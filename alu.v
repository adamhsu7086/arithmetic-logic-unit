==> flow/design.v <==
module alu (overflow,alu_out,zero,src_a,src_b,opcode,clk,reset) ;
output reg overflow,zero ;
output reg[3:0]alu_out ;
input signed[3:0] src_a,src_b;
input[2:0]opcode ;
input clk, reset;
reg signed[4:0] tmp;  
always@(*)begin
          case(opcode)
              3'b000:   
                  begin
                      tmp = 4'd0;
                  end
              3'b001:   
                  begin
                      tmp = src_a&src_b;
                  end
              3'b010:  
                  begin
                      tmp = src_a|src_b;
                  end
              3'b011:  
                  begin
                      tmp = src_a;
                  end
              3'b100:  
                  begin
                   tmp = src_a+src_b;
                  end
              3'b101:  
                  begin
                   tmp = src_a-src_b;                   
                  end
              3'b110:  
                  begin	     
                      tmp = {1'b0, src_a} >> src_b;
                  end
              3'b111:  
                  begin
                      tmp = {1'b0, src_a} << src_b;
                  end   
              default: tmp = 0;
       endcase   
end 
always@(posedge clk or posedge reset)begin
if(reset)
	alu_out <= 0;
else
	alu_out <= tmp[3:0];
end
always@(posedge clk or posedge reset)begin 
if(reset)
	overflow <= 0;
else if(((tmp > 7) || (tmp < -8))&&((opcode == 3'b100) || (opcode == 3'b101)))
	overflow <= 1;
else
	overflow <= 0;
end
always@(posedge clk or posedge reset)begin
if(reset)
	zero <= 0;
else if(tmp == 0)
	zero <= 1;
else
	zero <= 0;
end
endmodule
==> Step by step through the tools: alu <==
Tool output for the design above, in the order of the flow.
Line numbers count from 1 in the design file above.
Operators carry their Yosys type and port widths (W data, S select, Z words).
Cell names lack the library's common part.
{ "setup": {"design": "alu", "clk_port": "clk", "library": "sky130hd", "pvt_corner": "tt_025C_1v80"} }

==> Word level <==
Yosys after proc, flatten, opt, wreduce and memory -nomap, before mapping. Enables and synchronous resets that opt folds into registers are not counted as muxes. Memory bits, and registers merged into a memory's read port (data or address), are not among the register bits. Print and check cells are not counted. Equal cells are merged and count once.
{ "bits": {"ff_bits": 6, "output_inout_bits": 6} }
{ "classes": {"n_addsub": 2, "compare": 2, "eq_ne": 7, "n_shift": 2, "mux": 3, "bitwise": 2, "reduce_logical": 5} }
{ "op_table": {"columns": ["op", "count"], "rows": [
  ["$pmux W5 S8", 1],
  ["$eq A3 B3 Y1 const B", 4],
  ["$eq A3 B2 Y1 const B", 2],
  ["$add A4 B4 Y5", 1],
  ["$sub A4 B4 Y5", 1],
  ["$shl A4 B4 Y5", 1],
  ["$shr A4 B4 Y5", 1],
  ["$gt A5 B4 Y1 const B", 1],
  ["$lt A5 B4 Y1 const B", 1],
  ["$logic_not A5 Y1", 1],
  ["$and A4 B4 Y4", 1],
  ["$or A4 B4 Y4", 1],
  ["$eq A3 B1 Y1 const B", 1],
  ["$logic_not A3 Y1", 1],
  ["$logic_or A1 B1 Y1", 2],
  ["$mux W1", 2],
  ["$logic_and A1 B1 Y1", 1]
]} }

==> Logic depth <==
Yosys ltp: most cells in a row. Word level: on the elaborated netlist, between registers, memories and ports. Mapped: between sequential cells and ports; inverters and the memories' decode and read muxes count.
{ "depth": {"ltp_word": 6, "abc_area": 0, "depth_mapped": 12, "ltp_nobuf": 11} }

==> Mapped cells and area <==
The flow's flattened synthesis, as Yosys stat reports it; memories are mapped. The netlist is that of the ABC_AREA named above (0 if unset); the other value can give another one.
Totals and module areas in this step are rounded.
{ "synth_totals": {"cell_count": 111, "synth_area_um2": 873, "seq_area_um2": 150, "ff_cells": 6, "n_buf": 7} }
{ "types": {"columns": ["cell", "count", "area_total_um2"], "rows": [
  ["dfrtp_1", 6, 150.144],
  ["ha_1", 8, 100.096],
  ["o21ai_0", 10, 50.048],
  ["a21oi_1", 8, 40.038],
  ["nand2_1", 10, 37.536],
  ["nand2b_1", 5, 31.28],
  ["nor2b_1", 5, 31.28],
  ["mux2i_1", 3, 30.029],
  ["inv_1", 7, 26.275],
  ["nor2_1", 7, 26.275],
  ["xnor2_1", 3, 26.275],
  ["buf_6", 2, 22.522],
  ["mux2_2", 2, 22.522],
  ["mux4_2", 1, 22.522],
  ["fa_1", 1, 20.019],
  ["xor2_1", 2, 17.517],
  ["a211oi_1", 2, 15.014],
  ["mux2_4", 1, 15.014]
]} }
Other cell types: 21; their cells: 28.

==> Timing after synthesis <==
OpenSTA on the mapped netlist: ideal clock, no wires. The path of least setup slack (recovery checks aside). Input and output delay are each 20% of the period. Register names are those of the netlist, which keeps one name where synthesis merged equal registers.
{ "synth_timing": {"kind": "input port to flip-flop", "startpoint": "input port src_b[0]", "endpoint": "register overflow", "period_ns": 3.04, "in_delay_ns": 0.608, "setup_time_ns": 0.079, "t_arrival_ns": 2.825, "required_ns": 2.961, "setup_slack_ns": 0.135, "path_delay_ns": 2.296, "stages": 11, "n_path_buf": 1, "period_less_setup_slack_ns": 2.905} }
"path_delay_ns" = arrival - input delay + setup time.
"stages" counts driving pins, that of a launching flip-flop among them; a cell with two outputs on the path counts twice.
"period_less_setup_slack_ns" = period - worst setup slack (recovery checks aside). The figure is calculated, with input and output delays left at 20% of the set period.
Between the ends stands the longest chain of elaborated cells between them, by number of cells; it is not shown to be the way that was timed. Of several equally long chains one is given.
A line is the first line of the expression or statement that the cell stems from. Yosys adds cells for indexed reads and writes and turns some case tables into memories.
A register here has more assigning lines than the two given.
{ "synth_via": {"cell_sequence": "buf_2 > inv_1 > ha_1 > mux2i_1 > ha_1 > nor2b_1 > o21ai_0 > a211oi_1 > or4_4 > or2_0 > mux2i_1", "elab_chain_len": 6, "cells_between": 12, "lines_between": 8} }
{ "synth_lines": {"columns": ["item", "line_no", "rtl"], "rows": [
  ["start: declaration", 4, "input signed[3:0] src_a,src_b;"],
  ["$sub A4 B4 Y5", 32, "tmp = src_a-src_b;"],
  ["$pmux W5 S8", 9, "case(opcode)"],
  ["$gt A5 B4 Y1", 54, "else if(((tmp > 7) || (tmp < -8))&&((opcode == 3'b100) || (opcode == 3'b101)))"],
  ["$logic_or A1 B1 Y1", 54, null],
  ["$logic_and A1 B1 Y1", 54, null],
  ["$mux W1", 54, null],
  ["end: assignment", 53, "overflow <= 0;"],
  ["end: assignment", 55, "overflow <= 1;"],
  ["end: declaration", 2, "output reg overflow,zero ;"]
]} }
Some nets on the timed path still bear RTL names; the line given drives or declares the net.
{ "synth_nets": {"columns": ["net", "line_no"], "rows": [
  ["tmp[3]", 9]
]} }

==> Timing after layout <==
Path of least setup slack in the final report of job 2 (OpenROAD, finished layout, wires in). Where an end is a register, its clock arrival counts in the times.
{ "layout_timing": {"kind": "input port to flip-flop", "startpoint": "input port src_b[0]", "endpoint": "register overflow", "period_ns": 3.8, "in_delay_ns": 0.76, "setup_time_ns": 0.07, "t_arrival_ns": 3.43, "required_ns": 3.97, "setup_slack_ns": 0.54, "stages": 11, "n_path_buf": 1} }
Between the ends stands the longest chain of elaborated cells between them, by number of cells; it is not shown to be the way that was timed. Of several equally long chains one is given.
A register here has more assigning lines than the two given.
{ "layout_via": {"cell_sequence": "clkdlybuf4s50_1 > inv_1 > ha_1 > mux2i_1 > ha_1 > nor2b_1 > o21ai_0 > a211oi_1 > or4_4 > or2_0 > mux2i_1", "elab_chain_len": 6, "cells_between": 12, "lines_between": 8} }
{ "layout_lines": {"columns": ["item", "line_no", "rtl"], "rows": [
  ["start: declaration", 4, "input signed[3:0] src_a,src_b;"],
  ["$sub A4 B4 Y5", 32, "tmp = src_a-src_b;"],
  ["$pmux W5 S8", 9, "case(opcode)"],
  ["$gt A5 B4 Y1", 54, "else if(((tmp > 7) || (tmp < -8))&&((opcode == 3'b100) || (opcode == 3'b101)))"],
  ["$logic_or A1 B1 Y1", 54, null],
  ["$logic_and A1 B1 Y1", 54, null],
  ["$mux W1", 54, null],
  ["end: assignment", 53, "overflow <= 0;"],
  ["end: assignment", 55, "overflow <= 1;"],
  ["end: declaration", 2, "output reg overflow,zero ;"]
]} }
Some nets on the timed path still bear RTL names; the line given drives or declares the net.
{ "layout_nets": {"columns": ["net", "line_no"], "rows": [
  ["tmp[3]", 9]
]} }

Stored flow runs of alu (2 of them; Yosys, OpenROAD, sky130hd). They differ in their settings and are not a sequence. Constraints: input delay and output delay 20% of the set period each, output load 0.01 pF.
"achieved clock period" means the clock period less the worst setup slack. The figure is calculated, with input and output delays left at 20% of the set period.
Values from the reports are rounded here.

==> job 1: settings <==
{ "period_ns": 2.22, "CORE_UTILIZATION": 57, "SETUP_SLACK_MARGIN": 0.54, "PLACE_DENSITY_LB_ADDON": 0.17, "CORE_ASPECT_RATIO": 0.65, "CORE_MARGIN": 2, "TNS_END_PERCENT": 25, "SLEW_MARGIN": 15, "MAX_ROUTING_LAYER": "met5", "CAP_MARGIN": 20 }
==> job 1: results <==
unfinished; error DPL-0033 in routing

==> job 2: settings <==
{ "period_ns": 3.8, "CORE_UTILIZATION": 43, "PLACE_DENSITY_LB_ADDON": 0.17, "CORE_ASPECT_RATIO": 1.98, "CORE_MARGIN": 3, "TNS_END_PERCENT": 75, "GPL_ROUTABILITY_DRIVEN": 1, "CTS_CLUSTER_SIZE": 35, "CAP_MARGIN": 5, "SLEW_MARGIN": 0 }
==> job 2: results <==
chip area after synthesis (Yosys): 873 um^2
die area: 2640 um^2
final design utilization: 0.585
setup slack of the worst path: 0.540 ns
total negative slack on setup checks: 0.000 ns
achieved clock period: 3.260 ns
